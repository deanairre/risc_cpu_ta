==> flow/design.v <==
`timescale 1ns / 1ps
module machine(ins, clk, rst, write_r, read_r, PC_en, fetch, ac_ena, ram_ena, rom_ena,ram_write, ram_read, rom_read, ad_sel);
input clk, rst;   		 
input [2:0] ins;  		 
output reg write_r, read_r, PC_en, ac_ena, ram_ena, rom_ena;
output reg ram_write, ram_read, rom_read, ad_sel;
output reg [1:0] fetch;		 
reg [3:0] state;		 
reg [3:0] next_state; 	 
parameter 	NOP=3'b000,  
			LDO=3'b001,	 
			LDA=3'b010,  
			STO=3'b011,  
			PRE=3'b100,  
			ADD=3'b101,  
			LDM=3'b110,  
			HLT=3'b111;  
parameter Sidle=4'hf,
			 S0=4'd0,
			 S1=4'd1,
			 S2=4'd2,
			 S3=4'd3,
			 S4=4'd4,
			 S5=4'd5,
			 S6=4'd6,
			 S7=4'd7,
			 S8=4'd8,
			 S9=4'd9,
			 S10=4'd10,
			 S11=4'd11,
			 S12=4'd12;
always @(posedge clk or negedge rst) 
begin
	if(!rst) state<=Sidle;
	else state<=next_state;
end
always @*
begin
case(state)
S1:		begin
			if (ins==NOP) next_state=S0;
			else if (ins==HLT)  next_state=S2;
			else if (ins==PRE | ins==ADD) next_state=S9;
			else if (ins==LDM) next_state=S11;
			else next_state=S3;
		end
S4:		begin
			if (ins==LDA | ins==LDO) next_state=S5;
			else next_state=S7;  
		end
Sidle:	next_state=S0;
S0:		next_state=S1;
S2:	    next_state=S2;
S3:		next_state=S4;
S5:		next_state=S6;
S6:		next_state=S0;
S7:		next_state=S8;
S8:		next_state=S0;
S9:		next_state=S10;
S10:	next_state=S0;
S11:	next_state=S12;
S12:	next_state=S0;
default: next_state=Sidle;
endcase
end
always@*
begin 
case(state)
  Sidle: begin
		 write_r=1'b0;
		 read_r=1'b0;
		 PC_en=1'b0;  
		 ac_ena=1'b0;
		 ram_ena=1'b0;
		 rom_ena=1'b0;
		 ram_write=1'b0;
		 ram_read=1'b0;
		 rom_read=1'b0;
		 ad_sel=1'b0;
		 fetch=2'b00;
		 end
     S0: begin  
		 write_r=0;
		 read_r=0;
		 PC_en=0;
		 ac_ena=0;
		 ram_ena=0;
		 rom_ena=1;
		 ram_write=0;
		 ram_read=0;
		 rom_read=1;
		 ad_sel=0;
		 fetch=2'b01;
		 end
     S1: begin
		 write_r=0;
		 read_r=0;
		 PC_en=1;  
		 ac_ena=0;
		 ram_ena=0;
		 rom_ena=0;
		 ram_write=0;
		 ram_read=0;
		 rom_read=0;
		 ad_sel=0;
		 fetch=2'b00;
		 end
     S2: begin
		 write_r=0;
		 read_r=0;
		 PC_en=0;
		 ac_ena=0;
		 ram_ena=0;
		 rom_ena=0;
		 ram_write=0;
		 ram_read=0;
		 rom_read=0;
		 ad_sel=0;
		 fetch=2'b00;
		 end
     S3: begin
		 write_r=0;
		 read_r=0;
		 PC_en=0;
		 ac_ena=0;
		 ram_ena=0;
		 rom_ena=1;
		 ram_write=0;
		 ram_read=0;
		 rom_read=1;
		 ad_sel=0;
		 fetch=2'b01;
		 end
     S4: begin
		 write_r=0;
		 read_r=0;
		 PC_en=1;
		 ac_ena=0;
		 ram_ena=0;
		 rom_ena=0;
		 ram_write=0;
		 ram_read=0;
		 rom_read=0;
		 ad_sel=0;
		 fetch=2'b00;
		 end
     S5: begin
		 if (ins==LDO)
		 begin
		 write_r=1;
		 read_r=0;
		 PC_en=0;
		 ac_ena=0;
		 ram_ena=0;
		 rom_ena=1;
		 ram_write=0;
		 ram_read=0;
		 rom_read=1;
		 ad_sel=1;  
		 fetch=2'b00;			 
		 end
		 else  
		 begin
		 write_r=1;
		 read_r=0;
		 PC_en=0;
		 ac_ena=0;
		 ram_ena=1;
		 rom_ena=0;
		 ram_write=0;
		 ram_read=1;
		 rom_read=0;
		 ad_sel=1;
		 fetch=2'b00;
		 end	 
		 end
     S6: begin   
		 if (ins==LDO)
		 begin
		 write_r=1;
		 read_r=0;
		 PC_en=0;
		 ac_ena=0;
		 ram_ena=0;
		 rom_ena=1;
		 ram_write=0;
		 ram_read=0;
		 rom_read=1;
		 ad_sel=1; 
		 fetch=2'b00;			 
		 end
		 else 
		 begin
		 write_r=1;
		 read_r=0;
		 PC_en=0;
		 ac_ena=0;
		 ram_ena=1;
		 rom_ena=0;
		 ram_write=0;
		 ram_read=1;
		 rom_read=0;
		 ad_sel=1;
		 fetch=2'b00;
		 end	 
		 end
     S7: begin  
		 write_r=0;
		 read_r=1;
		 PC_en=0;
		 ac_ena=0;
		 ram_ena=0;
		 rom_ena=0;
		 ram_write=0;
		 ram_read=0;
		 rom_read=0;
		 ad_sel=0;
		 fetch=2'b01;
		 end
     S8: begin  
		 write_r=0;
		 read_r=0;
		 PC_en=0;
		 ac_ena=0;
		 ram_ena=1;
		 rom_ena=0;
		 ram_write=1;
		 ram_read=0;
		 rom_read=0;
		 ad_sel=1;
		 fetch=2'b10;  
		 end
     S9: begin 
		 if (ins==PRE)  
		 begin
		 write_r=0;
		 read_r=1;
		 PC_en=0;
		 ac_ena=0;
		 ram_ena=0;
		 rom_ena=0;
		 ram_write=0;
		 ram_read=0;
		 rom_read=0;
		 ad_sel=0;
		 fetch=2'b01;
		 end
		 else  
		 begin 
		 write_r=0;
		 read_r=1;
		 PC_en=0;
		 ac_ena=0;
		 ram_ena=0;
		 rom_ena=0;
		 ram_write=0;
		 ram_read=0;
		 rom_read=0;
		 ad_sel=0;
		 fetch=2'b01;		 
		 end 
		 end
    S10: begin
		 write_r=0;
		 read_r=0;
		 PC_en=0;
		 ac_ena=1;
		 ram_ena=0;
		 rom_ena=0;
		 ram_write=0;
		 ram_read=0;
		 rom_read=0;
		 ad_sel=0;
		 fetch=2'b01;
		 end
    S11: begin  
		 write_r=1;
		 read_r=0;
		 PC_en=0;
		 ac_ena=1;
		 ram_ena=0;
		 rom_ena=0;
		 ram_write=0;
		 ram_read=0;
		 rom_read=0;
		 ad_sel=0;
		 fetch=2'b00;
		 end
    S12: begin   
		 write_r=1;
		 read_r=0;
		 PC_en=0;
		 ac_ena=1;
		 ram_ena=0;
		 rom_ena=0;
		 ram_write=0;
		 ram_read=0;
		 rom_read=0;
		 ad_sel=0;
		 fetch=2'b00;	 
		 end
default: begin
		 write_r=0;
		 read_r=0;
		 PC_en=0;
		 ac_ena=0;
		 ram_ena=0;
		 rom_ena=0;
		 ram_write=0;
		 ram_read=0;
		 rom_read=0;
		 ad_sel=0;
		 fetch=2'b00;		 
		 end
endcase
end
endmodule
# Step by step through the tools: machine
# Tool output for the design above, in the order of the flow.
# Lines are those of the file above, counted from 1.
# Operators carry their Yosys type and port widths (W data, S select, Z words).
# Library cell names are shortened.
# A cell with - has no value.
# design
top_module,machine
clock_port,clk
library,sky130hd
corner,tt_025C_1v80

# Word level
# Source: Yosys, flattened and elaborated, memories not mapped. Widths are those after wreduce; folded enables and synchronous resets count as part of the registers. Registers that Yosys merges into a memory's read port (data or address) are not register bits. Print and check cells do not count. Equal cells are merged and count once.
# op_classes
eq_ne,19
muxes,18
bitwise,2
n_reduce_logical,11
# ops
cell,n
$pmux W4 S10,1
$eq A4 B4 Y1 const B,6
$eq A4 B3 Y1 const B,4
$mux W4,4
$eq A3 B3 Y1 const B,4
$reduce_or A5 Y1,2
$mux W1,9
$reduce_or A2 Y1,4
$eq A4 B2 Y1 const B,2
$reduce_or A3 Y1,2
$eq A4 B1 Y1 const B,1
$logic_not A4 Y1,1
$reduce_or A4 Y1,1
$pmux W2 S2,1
$pmux W1 S2,2
$eq A3 B1 Y1 const B,1
$eq A3 B2 Y1 const B,1
$logic_not A3 Y1,1
$or A1 B1 Y1,2
$mux W2,1
# word_totals
reg_bits,4
inputBits,5
output_inout_bits,12
word_cells,51

# Logic depth
# Depth = most cells in a row (Yosys ltp): at word level without a register or memory, in the mapped netlist without a sequential cell, where the memories' decode and read muxes count.
# depth
ltp_word,6
abc_area,0
depth_mapped,3
depth_no_buf,2

# After synthesis
# Source: synth_stat.txt of the flow (Yosys; design flattened, memories mapped). It holds for the ABC_AREA given above (unset counts as 0); a run with the other value may have another netlist.
# Totals and module areas in this step are rounded.
# types
cell_type,n,area_total_um2
dfrtp_1,12,300.288
nor3b_1,4,30.029
dfstp_2,1,26.275
or2_2,3,18.768
or3_1,3,18.768
nor2_1,4,15.014
or4_1,2,15.014
dlygate4sd3_1,1,10.01
a211o_1,1,8.758
nor4b_1,1,8.758
xnor2_1,1,8.758
buf_4,1,7.507
o21a_1,1,7.507
o21bai_1,1,7.507
or3_2,1,7.507
conb_1,1,3.754
nand2_1,1,3.754
# synth_totals
cells,39
mapped_area_mm2,0.000498
seqArea_mm2,0.000327
ff_cells,13
buffers,2

# Timing after synthesis
# Source: OpenSTA report_checks on the synthesized netlist (no wires, ideal clock, input and output delay 20% of the period each), path of least setup slack; recovery checks are left aside. Register names are those of the netlist, which keeps one name where synthesis merged equal registers.
# synth_path
kind,register to output
start,register state
end,output port fetch[0]
tclk_ns,1.89
output_delay_ns,0.378
t_first_pin_ns,0.000
t_arrival_ns,1.134
t_required_ns,1.512
slack_ns,0.378
delay_ns,1.134
driving_pins,3
path_buffers,0
synth_period_reached_ns,1.512
# "delay_ns" = arrival - input delay + setup time.
# A path that ends at an output port has no setup time.
# "driving_pins" counts driving pins, that of a launching flip-flop among them; a cell with two outputs on the path counts twice.
# "synth_period_reached_ns" = period - worst setup slack (recovery checks aside). The figure is calculated, with input and output delays left at 20% of the set period.
# Where an end lacks its bit number, it is one bit of the signal, or one of the new flip-flops if synthesis recoded a state register.
# The rows between start and end are the longest chain of elaborated cells between them; the timing report does not say that the signal goes this way. Where chains are equally long, one stands for them.
# A line is the first line of the expression or statement that the cell stems from. Yosys adds cells for indexed reads and writes and turns some case tables into memories.
# synth_between
path_cell_list,dfrtp_1 > or2_2 > or4_1
elab_chain_len,3
cone_cells,8
classes_between,eq/ne (5); mux (1); reduce/logical (2)
# synth_rtl
element,line,rtl
from (decl),8,reg [3:0] state;
from (assign),34,if(!rst) state<=Sidle;
from (assign),35,else state<=next_state;
$eq A4 B4 Y1,68,case(state)
$reduce_or A5 Y1,-,
$pmux W2 S2,68,
to (decl),7,output reg [1:0] fetch;
# Some nets on the timed path still bear RTL names; the line given drives or declares the net.
# synth_nets
net,line
read_r,68

# Timing after layout
# From the final timing report of run 2: the path of least setup slack in the routed layout; clock arrival at registers is part of the times.
# layout_path
kind,register to output
start,register state
end,output port write_r
tclk_ns,2.36
output_delay_ns,0.47
t_first_pin_ns,0.24
t_arrival_ns,1.77
t_required_ns,1.89
slack_ns,0.12
driving_pins,4
path_buffers,1
# Where an end lacks its bit number, it is one bit of the signal, or one of the new flip-flops if synthesis recoded a state register.
# The rows between start and end are the longest chain of elaborated cells between them; the timing report does not say that the signal goes this way. Where chains are equally long, one stands for them.
# layout_between
path_cell_list,dfrtp_1 > or2_2 > or3_1 > clkdlybuf4s50_1
elab_chain_len,3
cone_cells,6
classes_between,eq/ne (4); mux (1); reduce/logical (1)
# layout_rtl
element,line,rtl
from (decl),8,reg [3:0] state;
from (assign),34,if(!rst) state<=Sidle;
from (assign),35,else state<=next_state;
$eq A4 B3 Y1,68,case(state)
$reduce_or A4 Y1,-,
$mux W1,68,
to (decl),5,"output reg write_r, read_r, PC_en, ac_ena, ram_ena, rom_ena;"

## Implementation results

Below are 2 stored runs of the flow (Yosys, OpenROAD; platform sky130hd) on machine, each with its settings and what was measured, unordered. Constraints: input delay and output delay 20% of the set period each, output load 0.01 pF.
"worst_setup_path_time_ns" means the part of the period allowed to the worst setup path (the constraints hold back 20% at inputs and 20% at outputs) less its slack; where the path has registers, the arrival times of their clocks count too.
Results are given in rounded form.

Run 1, flow files:
==> flow/run.sh <==
#!/bin/bash
# the make line also repeats the synthesis and layout settings of config.mk as NAME=value (left out here)
make -C /OpenROAD-flow-scripts/flow DESIGN_CONFIG=/design/flow/config.mk WORK_HOME=/design/flow/orfs CLKGATE_MAP_FILE= finish
==> flow/config.mk <==
export PLATFORM = sky130hd
export DESIGN_NAME = machine
export DESIGN_NICKNAME = machine
export VERILOG_FILES = /design/flow/design.v
export SDC_FILE = /design/flow/constraint.sdc
export NUM_CORES = 4
export LEC_CHECK = 0
export ABC_AREA = 0
export CAP_MARGIN = 20
export CORE_MARGIN = 2
export CORE_UTILIZATION = 63
export CTS_CLUSTER_DIAMETER = 316
export GPL_TIMING_DRIVEN = 1
export HOLD_SLACK_MARGIN = 0.17
export PLACE_DENSITY = 0.73
export SLEW_MARGIN = 20
export TNS_END_PERCENT = 70
==> flow/constraint.sdc <==
create_clock -name core_clock -period 2.53 [get_ports {clk}]
set_input_delay 0.5060 -clock core_clock [delete_from_list [all_inputs] [get_ports {clk}]]
set_output_delay 0.5060 -clock core_clock [all_outputs]
set_load 0.01 [all_outputs]

Run 1: did not finish, floorplanning stopped with PDN-0185

Run 2, flow files:
==> flow/run.sh <==
#!/bin/bash
# the make line also repeats the synthesis and layout settings of config.mk as NAME=value (left out here)
make -C /OpenROAD-flow-scripts/flow DESIGN_CONFIG=/design/flow/config.mk WORK_HOME=/design/flow/orfs CLKGATE_MAP_FILE= finish
==> flow/config.mk <==
export PLATFORM = sky130hd
export DESIGN_NAME = machine
export DESIGN_NICKNAME = machine
export VERILOG_FILES = /design/flow/design.v
export SDC_FILE = /design/flow/constraint.sdc
export NUM_CORES = 4
export LEC_CHECK = 0
export CAP_MARGIN = 35
export CELL_PAD_IN_SITES_GLOBAL_PLACEMENT = 1
export CORE_MARGIN = 2
export CORE_UTILIZATION = 49
export CTS_CLUSTER_DIAMETER = 214
export GPL_ROUTABILITY_DRIVEN = 1
export HOLD_SLACK_MARGIN = 0.01
export MIN_ROUTING_LAYER = met1
export PLACE_DENSITY_LB_ADDON = 0.28
export SETUP_SLACK_MARGIN = 0.17
export SLEW_MARGIN = 25
export TNS_END_PERCENT = 80
==> flow/constraint.sdc <==
create_clock -name core_clock -period 2.36 [get_ports {clk}]
set_input_delay 0.4720 -clock core_clock [delete_from_list [all_inputs] [get_ports {clk}]]
set_output_delay 0.4720 -clock core_clock [all_outputs]
set_load 0.01 [all_outputs]

==> results of run 2, as CSV <==
result,value
timing.setup.ws_ns,0.123
post_route_util_frac,0.767
design_die_area_mm2,0.00129
worst_setup_path_time_ns,1.77
path_kind,"register to output"
final_setup_tns_ns,0.000
yosys_chip_area_mm2,0.000498
